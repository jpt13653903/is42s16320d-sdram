==> flow/design.v <==
module IS42S16320D(
  input            ipClk,  
  input            ipReset,
  input      [24:0]ipAddress,
  input      [ 1:0]ipByteEnable,
  output reg       opWaitRequest,
  input      [15:0]ipWriteData,
  input            ipWrite,
  input            ipRead,
  output reg [15:0]opReadData,
  output reg       opReadDataValid,
  output           opCKE,
  output reg       opnCS,
  output reg       opnRAS,
  output reg       opnCAS,
  output reg       opnWE,
  output reg [12:0]opA,
  output reg [ 1:0]opBA,
  output reg [ 1:0]opDQM,
  inout      [15:0]bpDQ
);
reg        enDQ;
reg  [15:0]opDQ;
wire [15:0]ipDQ = bpDQ;
assign bpDQ = enDQ ? opDQ : 16'hZ;
reg [24:0]Buffer_Address;
reg [ 1:0]Buffer_ByteEnable;
reg [15:0]Buffer_WriteData;
reg       Buffer_Write;
reg       Buffer_Read;
localparam CAS_Latency     =  3;
localparam Banks           =  4;
localparam RowsAdrWidth    = 13;
localparam ColumnsAdrWidth = 10;
localparam RefreshPeriod    = 750;  
localparam PrechargeTimeout = 9500;  
typedef enum logic[3:0] {
  DESL  = 4'b1xxx,
  NOP   = 4'b0111,
  BST   = 4'b0110,
  READ  = 4'b0101,
  WRITE = 4'b0100,
  ACT   = 4'b0011,
  PRE   = 4'b0010,  
  REF   = 4'b0001,
  MRS   = 4'b0000   
} COMMAND;
COMMAND Command = NOP;
assign opCKE = 1'b1;
assign {opnCS, opnRAS, opnCAS, opnWE} = Command;
reg       Reset;
reg [14:0]Count;
reg [ 9:0]RefreshCount;
reg [ 3:0]RefreshBacklog;
reg [13:0]PrechargeCount;
reg [12:0]PageAddress;
logic [3:0]ReadCommands;
assign ReadCommands[0] = (Command == READ);
typedef enum{
  Powerup, Init,
  Idle,
  SetupRead, Reading,
  SetupWrite, Writing,
  Precharge, Refresh
} STATE;
STATE State;
always @(posedge ipClk) begin
  Reset <= ipReset;
  if(Reset) begin
    opWaitRequest   <=  1'b1;
    opReadData      <= 16'hx;
    opReadDataValid <=  1'b0;
    Buffer_Address    <= 13'hX;
    Buffer_ByteEnable <=  2'hX;
    Buffer_WriteData  <= 16'hX;
    Buffer_Write      <=  1'b0;
    Buffer_Read       <=  1'b0;
    Command <= NOP;
    opBA    <=  2'hx;
    opA     <= 13'hx;
    opDQM   <=  2'h3;
    enDQ    <=  1'b0;
    opDQ    <= 16'bX;
    Count          <= 0;
    RefreshCount   <= 0;
    RefreshBacklog <= 0;
    PrechargeCount <= 0;
    PageAddress <= 13'hx;
    ReadCommands[3:1] <= 0;
    State <= Powerup;
  end else begin
    if(Command == REF) begin
      if(|RefreshBacklog) RefreshBacklog <= RefreshBacklog - 1;
    end else if(RefreshCount == RefreshPeriod) begin
      RefreshCount <= 0;
      if(~&RefreshBacklog) RefreshBacklog <= RefreshBacklog + 1;
    end else begin
      RefreshCount <= RefreshCount + 1;
    end
    if     ( Command == ACT) PrechargeCount <= PrechargeTimeout;
    else if(|PrechargeCount) PrechargeCount <= PrechargeCount - 1;
    case(State)
      Powerup: begin
        if(&Count) State <= Init;  
        Count <= Count + 1;
      end
      Init: begin  
        opDQM <=  2'h3;
        enDQ  <=  1'd0;
        opDQ  <= 16'bX;
        case(Count[6:0])
          0: begin
            Command <= PRE;
            opA     <= 13'bx_x1xx_xxxx_xxxx;
            opBA    <=  2'h3;
          end
          3, 12, 21, 30, 39, 48, 57, 66: begin
            Command <= REF;
            opBA    <=  2'hx;
            opA     <= 13'hx;
          end
          75: begin
            Command     <= MRS;
            {opBA, opA} <= {5'b0,   
                            1'b1,   
                            2'd0,   
                            3'd3,   
                            1'b0,   
                            3'd0};  
          end
          77: begin
            Command <= NOP;
            opBA    <=  2'hx;
            opA     <= 13'hx;
            State   <= Idle;
          end
          default: begin
            Command <= NOP;
            opBA    <=  2'hx;
            opA     <= 13'hx;
          end
        endcase
        Count <= Count + 1;
      end
      Idle: begin
        if(~opWaitRequest) begin
          Buffer_Address    <= ipAddress;
          Buffer_ByteEnable <= ipByteEnable;
          Buffer_WriteData  <= ipWriteData;
          Buffer_Write      <= ipWrite;
          Buffer_Read       <= ipRead;
        end
        Count <= 0;
        Command <= NOP;
        opBA    <=  2'hx;
        opA     <= 13'hx;
        opDQM   <=  2'h3;
        enDQ    <=  1'd0;
        opDQ    <= 16'bX;
        if(|RefreshBacklog) begin
          opWaitRequest <= 1'b1;
          State <= Refresh;
        end else if(opWaitRequest && Buffer_Read) begin
          State <= SetupRead;
        end else if(opWaitRequest && Buffer_Write) begin
          State <= SetupWrite;
        end else if(~opWaitRequest && ipRead) begin
          opWaitRequest <= 1;
          State <= SetupRead;
        end else if(~opWaitRequest && ipWrite) begin
          opWaitRequest <= 1;
          State <= SetupWrite;
        end else begin
          opWaitRequest <= 0;
        end
      end
      SetupRead: begin
        PageAddress <= Buffer_Address[24:12];
        opDQM <=  2'h0;
        enDQ  <=  1'd0;
        opDQ  <= 16'bX;
        case(Count[3:0])
          0: begin
            Command <= ACT;
            opA     <= Buffer_Address[24:12];
            opBA    <= 2'h0;
          end
          2: begin
            Command <= ACT;
            opA     <= Buffer_Address[24:12];
            opBA    <= 2'h1;
          end
          4: begin
            Command <= ACT;
            opA     <= Buffer_Address[24:12];
            opBA    <= 2'h2;
          end
          6: begin
            Command <= ACT;
            opA     <= Buffer_Address[24:12];
            opBA    <= 2'h3;
          end
          9: begin
            opWaitRequest <= 0;
            Command <= READ;
            opBA    <= Buffer_Address[11:10];
            opA     <= {3'd0, Buffer_Address[9:0]};
            State   <= Reading;
          end
          default: begin
            Command <= NOP;
            opA     <= 13'hx;
            opBA    <=  2'hx;
          end
        endcase
        Count <= Count + 1;
      end
      Reading: begin
        Buffer_Address    <= ipAddress;
        Buffer_ByteEnable <= ipByteEnable;
        Buffer_WriteData  <= ipWriteData;
        Buffer_Write      <= ipWrite;
        Buffer_Read       <= ipRead;
        Count <= 0;
        if(&RefreshBacklog || ~|PrechargeCount) begin
          opWaitRequest <= 1;
          Command       <= NOP;
          State         <= Precharge;
        end else if(ipRead) begin
          if(ipAddress[24:12] == PageAddress) begin
            Command <= READ;
            opBA    <= ipAddress[11:10];
            opA     <= {3'd0, ipAddress[9:0]};
            opDQM   <=  2'h0;
            enDQ    <=  1'd0;
            opDQ    <= 16'bX;
          end else begin
            opWaitRequest <= 1;
            Command       <= NOP;
            State         <= Precharge;
          end
        end else if(ipWrite) begin
          opWaitRequest <= 1;
          Command       <= NOP;
          State         <= Precharge;
        end else begin
          Command <= NOP;
        end
      end
      SetupWrite: begin
        PageAddress <= Buffer_Address[24:12];
        case(Count[3:0])
          0: begin
            Command <= ACT;
            opA     <= Buffer_Address[24:12];
            opBA    <=  2'h0;
            opDQM   <=  2'h3;
            enDQ    <=  1'd0;
            opDQ    <= 16'bX;
          end
          2: begin
            Command <= ACT;
            opA     <= Buffer_Address[24:12];
            opBA    <=  2'h1;
            opDQM   <=  2'h3;
            enDQ    <=  1'd0;
            opDQ    <= 16'bX;
          end
          4: begin
            Command <= ACT;
            opA     <= Buffer_Address[24:12];
            opBA    <=  2'h2;
            opDQM   <=  2'h3;
            enDQ    <=  1'd0;
            opDQ    <= 16'bX;
          end
          6: begin
            Command <= ACT;
            opA     <= Buffer_Address[24:12];
            opBA    <=  2'h3;
            opDQM   <=  2'h3;
            enDQ    <=  1'd0;
            opDQ    <= 16'bX;
          end
          9: begin
            opWaitRequest <= 0;
            Command <= WRITE;
            opBA    <= Buffer_Address[11:10];
            opA     <= {3'd0, Buffer_Address[9:0]};
            opDQM   <= ~Buffer_ByteEnable;
            enDQ    <= 1'd1;
            opDQ    <= Buffer_WriteData;
            State   <= Writing;
          end
          default: begin
            Command <= NOP;
            opA     <= 13'hx;
            opBA    <=  2'hx;
            opDQM   <=  2'h3;
            enDQ    <=  1'd0;
            opDQ    <= 16'bX;
          end
        endcase
        Count <= Count + 1;
      end
      Writing: begin
        Buffer_Address    <= ipAddress;
        Buffer_ByteEnable <= ipByteEnable;
        Buffer_WriteData  <= ipWriteData;
        Buffer_Write      <= ipWrite;
        Buffer_Read       <= ipRead;
        Count <= 0;
        if(&RefreshBacklog || ~|PrechargeCount) begin
          opWaitRequest <= 1;
          Command       <= NOP;
          State         <= Precharge;
        end else if(ipWrite) begin
          if(ipAddress[24:12] == PageAddress) begin
            Command <= WRITE;
            opBA    <= ipAddress[11:10];
            opA     <= {3'd0, ipAddress[9:0]};
            opDQM   <= ~ipByteEnable;
            enDQ    <=  1'd1;
            opDQ    <= ipWriteData;
          end else begin
            opWaitRequest <= 1;
            Command       <= NOP;
            State         <= Precharge;
          end
        end else if(ipRead) begin
          opWaitRequest <= 1;
          Command       <= NOP;
          State         <= Precharge;
        end else begin
          Command <= NOP;
        end
      end
      Precharge: begin
        enDQ  <=  1'd0;
        opDQ  <= 16'bX;
        if(|ReadCommands) begin
          Command <= NOP;
        end else begin
          opDQM <= 2'h3;
          case(Count[1:0])
            1: begin
              Command <= PRE;
              opA     <= 13'bx_x1xx_xxxx_xxxx;
              opBA    <=  2'h3;
            end
            2: begin
              Command <= NOP;
              opBA    <=  2'hx;
              opA     <= 13'hx;
              State   <= Idle;
            end
            default: begin
              Command <= NOP;
              opBA    <=  2'hx;
              opA     <= 13'hx;
            end
          endcase
          Count <= Count + 1;
        end
      end
      Refresh: begin  
        opBA  <=  2'hx;
        opA   <= 13'hx;
        opDQM <=  2'h3;
        enDQ  <=  1'd0;
        opDQ  <= 16'bX;
        case(Count[3:0])
          0: begin
            Command <= REF;
          end
          8: begin
            Command <= NOP;
            State   <= Idle;
          end
          default: begin
            Command <= NOP;
          end
        endcase
        Count <= Count + 1;
      end
      default:;
    endcase
    opReadData <= ipDQ;
    { opReadDataValid, ReadCommands[3:1] } <= ReadCommands;
  end
end
endmodule
Step by step through the tools: IS42S16320D. What the tools print for IS42S16320D, step after step. Lines are those of the file above, counted from 1. Library cell names are shortened. The mark -- stands for no value.

Top module: IS42S16320D. Clock port: ipClk. Library: sky130hd. Corner: tt_025C_1v80.

Elaborated design. Counts by Yosys on the flattened word-level netlist (proc, flatten, opt, wreduce; memories kept). Register bits leave out memories and registers merged into their read ports (data or address). Print and check cells are left out. Cells with the same type and inputs are merged into one.

The entry for multiplexer cells reads 118. The entry for bitwise gates (word level) reads 3. Under add/subtract/negate cells stands 5. Equality and inequality tests: 60. For reductions and logical operators the number is 47.

Operators with widths (count): 2-to-1 mux 32 bit (19); parallel mux 32 bit (select 9 bit) (1); 2-to-1 mux 16 bit (9); == test 32 x 3 -> 1 bit with constant B (4); 2-to-1 mux 13 bit (9); parallel mux 13 bit (select 5 bit) (1); == test 32 x 2 -> 1 bit with constant B (2); parallel mux 16 bit (select 2 bit) (2); parallel mux 13 bit (select 2 bit) (2); parallel mux 25 bit (select 2 bit) (1); 2-to-1 mux 2 bit (24); parallel mux 15 bit (select 3 bit) (1); == test 32 x 1 -> 1 bit with constant B (1); == test 32 x 4 -> 1 bit with constant B (1); logical NOT 32 bit (1); parallel mux 4 bit (select 8 bit) (1); != test 3 bit with constant B (10); != test 2 bit with constant B (14); 2-to-1 mux 14 bit (2); 2-to-1 mux 25 bit (1); 2-to-1 mux 11 bit (2); 2-to-1 mux 1 bit (22); == test 7 x 6 -> 1 bit with constant B (3); == test 7 bit with constant B (3); parallel mux 2 bit (select 5 bit) (2); nonzero test 8 bit (2); 2-to-1 mux 4 bit (4); adder 15 x 1 -> 15 bit with constant B (1).

Other operator kinds: 54; their cells: 88.

The figure for register bits after elaboration is 193. The figure for output and inout port bits is 56.

Logic depth. Yosys ltp: most cells in a row. Word level: on the elaborated netlist, between registers, memories and ports. Mapped: between sequential cells and ports; inverters and the memories' decode and read muxes count.

The entry for depth in word-level cells reads 8. ABC_AREA: 0. The entry for depth in mapped cells reads 10. For gate-level depth less buffers the number is 9.

Netlist. The flow's flattened synthesis, as Yosys stat reports it; memories are mapped. The netlist is that of the ABC_AREA named above (0 if unset); the other value can give another one. The area totals of this step are shown rounded.

The figure for cell count is 642. Area of sequential cells: 4110 um2. Under flip-flops stands 168. Buffers: 33. The entry for chip area (Yosys) reads 7110 um2.

Cell types: edfxtp_1 (count 75, total area 2252.16 um2); dfxtp_1 (count 93, total area 1.86E+03 um2); mux2i_1 (count 30, total area 300.288 um2); nor2_1 (count 79, total area 296.534 um2); xnor2_1 (count 24, total area 210.202 um2); xor2_1 (count 24, total area 210.202 um2); mux2_2 (count 16, total area 180.173 um2); a21oi_1 (count 29, total area 145.139 um2); nand2_1 (count 37, total area 138.883 um2); ha_1 (count 10, total area 125.12 um2); clkbuf_1 (count 24, total area 90.086 um2); nand3_1 (count 18, total area 90.086 um2); nor3_1 (count 18, total area 90.086 um2); o21ai_0 (count 18, total area 90.086 um2); nand4_1 (count 10, total area 62.56 um2); inv_1 (count 16, total area 60.058 um2); or3_1 (count 8, total area 50.048 um2); and3_1 (count 7, total area 43.792 um2).

Other cell types: 50; their cells: 106.

Timing after synthesis. OpenSTA on the mapped netlist: ideal clock, no wires. The path of least setup slack (recovery checks aside). Input and output delay are each 20% of the period. Register names are those of the netlist, which keeps one name where synthesis merged equal registers.

Path type: input-to-reg. From: in ipAddress[17]. To: reg opA[0]. For stages the number is 5. The entry for data arrival time reads 2.441 ns. The figure for period is 3.8 ns. The entry for path delay reads 2.043 ns. Under time at the first pin stands 0.760 ns. The figure for slack is 0.997 ns. The entry for synthesis period reached reads 2.803 ns.

"path delay" = arrival - input delay + setup time. "stages": output pins that drive a net of the path, with the launching flip-flop's if there is one; two outputs of one cell count as two. "synthesis period reached" = period - worst setup slack (recovery checks aside). The figure is calculated, with input and output delays left at 20% of the set period. Between the ends stands the longest chain of elaborated cells between them, by number of cells; it is not shown to be the way that was timed. Of several equally long chains one is given. Each line given opens the expression or statement behind the cell; cells for indexed reads and writes are added by Yosys, which also makes memories of some case tables. A register here has more assigning lines than the two given.

Cells stage by stage: xor2_1 > nor4_1 > nand3_1 > a211oi_1 > a21o_1. Length of the longest elaborated chain: 6. Under elaborated cells on any way between the ends stands 8. Those cells by class: eq/ne: 1; mux: 7.

RTL lines, path post-synthesis: start, declared (RTL line 4) `input      [24:0]ipAddress,`; == test 13 bit (RTL line 318) `if(ipAddress[24:12] == PageAddress) begin`; 2-to-1 mux 13 bit (RTL line 318); 2-to-1 mux 13 bit (RTL line 317) `end else if(ipWrite) begin`; 2-to-1 mux 13 bit (RTL line 313) `if(&RefreshBacklog || ~|PrechargeCount) begin`; parallel mux 13 bit (select 5 bit) (RTL line 102) `case(State)`; 2-to-1 mux 13 bit (RTL line 69) `if(Reset) begin`; end, assigned (RTL line 185) `opA     <= Buffer_Address[24:12];`; end, assigned (RTL line 190) `opA     <= Buffer_Address[24:12];`; end, declared (RTL line 17) `output reg [12:0]opA,`.

Worst path after layout. From the final timing report of job 1: the path of least setup slack in the routed layout; clock arrival at registers is part of the times.

Path type: input-to-reg. From: in ipAddress[16]. To: reg opWaitRequest. The entry for data arrival time reads 2.37 ns. The figure for period is 1.64 ns. Under time at the first pin stands 0.33 ns. The figure for slack is -0.42 ns. For stages the number is 7.

Between the ends stands the longest chain of elaborated cells between them, by number of cells; it is not shown to be the way that was timed. Of several equally long chains one is given. A register here has more assigning lines than the two given.

Cells stage by stage: clkdlybuf4s50_1 > xnor2_2 > nand4_1 > nor4_4 > nand3_4 > or3_1 > a2111o_1. Length of the longest elaborated chain: 5. Under elaborated cells on any way between the ends stands 7. Those cells by class: eq/ne: 1; mux: 6.

RTL lines, path after layout: start, declared (RTL line 4) `input      [24:0]ipAddress,`; == test 13 bit (RTL line 318) `if(ipAddress[24:12] == PageAddress) begin`; 2-to-1 mux 1 bit (RTL line 318); 2-to-1 mux 1 bit (RTL line 317) `end else if(ipWrite) begin`; 2-to-1 mux 1 bit (RTL line 313) `if(&RefreshBacklog || ~|PrechargeCount) begin`; parallel mux 1 bit (select 4 bit) (RTL line 102) `case(State)`; end, assigned (RTL line 70) `opWaitRequest   <=  1'b1;`; end, assigned (RTL line 161) `opWaitRequest <= 1'b1;`; end, declared (RTL line 6) `output reg       opWaitRequest,`.

Stored flow runs of IS42S16320D (2 of them; Yosys, OpenROAD, sky130hd). They differ in their settings and are not a sequence. Constraints: input delay and output delay 20% of the set period each, output load 0.01 pF. "achieved period": clock period set for the run, less the worst setup slack. It is reckoned from that one timing run; input and output delays stay at 20% of the period that was set. "critical path time" = time allowed to the worst setup path (clock period - input delay - output delay, where it has them) - its slack; a late launch clock adds to it, a late capture clock takes from it. By "total power of the final layout" is meant OpenSTA's value without simulated activity: inputs other than the clock are taken to toggle once in ten clock periods, and the tool carries that through the logic. Results are given in rounded form.

Files of job 1:
==> flow/run.sh <==
#!/bin/bash
# the make line also repeats the synthesis and layout settings of config.mk as NAME=value (left out here)
make -C /OpenROAD-flow-scripts/flow DESIGN_CONFIG=/design/flow/config.mk WORK_HOME=/design/flow/orfs CLKGATE_MAP_FILE= finish
==> flow/config.mk <==
export PLATFORM = sky130hd
export DESIGN_NAME = IS42S16320D
export DESIGN_NICKNAME = IS42S16320D
export VERILOG_FILES = /design/flow/design.v
export SDC_FILE = /design/flow/constraint.sdc
export NUM_CORES = 4
export LEC_CHECK = 0
export CAP_MARGIN = 35
export CELL_PAD_IN_SITES_GLOBAL_PLACEMENT = 1
export CORE_MARGIN = 2
export CORE_UTILIZATION = 37
export CTS_CLUSTER_SIZE = 52
export PLACE_DENSITY_LB_ADDON = 0.23
export SETUP_SLACK_MARGIN = 0.47
export SLEW_MARGIN = 20
export TNS_END_PERCENT = 60
==> flow/constraint.sdc <==
create_clock -name core_clock -period 1.64 [get_ports {ipClk}]
set_input_delay 0.3280 -clock core_clock [delete_from_list [all_inputs] [get_ports {ipClk}]]
set_output_delay 0.3280 -clock core_clock [all_outputs]
set_load 0.01 [all_outputs]

Results of job 1. The worst hold slack in the final report comes to 0.087 ns. The die area comes to 20300 um2. The chip area after synthesis (Yosys) reads 7110 um2. The standard-cell area of the final layout comes to 11400 um2. For the setup slack of the worst path the run shows -0.422 ns. The achieved period stands at 2.062 ns. The sum of negative setup slack stands at -26.1 ns. The total power of the final layout is 12000 uW. The final utilization is 0.609. The critical path time comes to 1.73 ns. Worst setup path type: input-to-reg.

Files of job 2:
==> flow/run.sh <==
#!/bin/bash
# the make line also repeats the synthesis and layout settings of config.mk as NAME=value (left out here)
make -C /OpenROAD-flow-scripts/flow DESIGN_CONFIG=/design/flow/config.mk WORK_HOME=/design/flow/orfs CLKGATE_MAP_FILE= finish
==> flow/config.mk <==
export PLATFORM = sky130hd
export DESIGN_NAME = IS42S16320D
export DESIGN_NICKNAME = IS42S16320D
export VERILOG_FILES = /design/flow/design.v
export SDC_FILE = /design/flow/constraint.sdc
export NUM_CORES = 4
export LEC_CHECK = 0
export ABC_AREA = 0
export CAP_MARGIN = 35
export CELL_PAD_IN_SITES_DETAIL_PLACEMENT = 1
export CELL_PAD_IN_SITES_GLOBAL_PLACEMENT = 2
export CORE_MARGIN = 2
export CORE_UTILIZATION = 16
export CTS_CLUSTER_SIZE = 35
export GPL_TIMING_DRIVEN = 1
export MAX_ROUTING_LAYER = met5
export PLACE_DENSITY_LB_ADDON = 0.15
export SLEW_MARGIN = 15
export TNS_END_PERCENT = 65
==> flow/constraint.sdc <==
create_clock -name core_clock -period 3.81 [get_ports {ipClk}]
set_input_delay 0.7620 -clock core_clock [delete_from_list [all_inputs] [get_ports {ipClk}]]
set_output_delay 0.7620 -clock core_clock [all_outputs]
set_load 0.01 [all_outputs]

Results of job 2. The worst hold slack in the final report comes to 0.330 ns. The die area comes to 46200 um2. The chip area after synthesis (Yosys) reads 7110 um2. The standard-cell area of the final layout comes to 9270 um2. For the setup slack of the worst path the run shows 0.837 ns. The achieved period stands at 2.973 ns. The sum of negative setup slack stands at 0.000 ns. The total power of the final layout is 4550 uW. The final utilization is 0.21. The critical path time comes to 2.21 ns. Worst setup path type: input-to-reg.
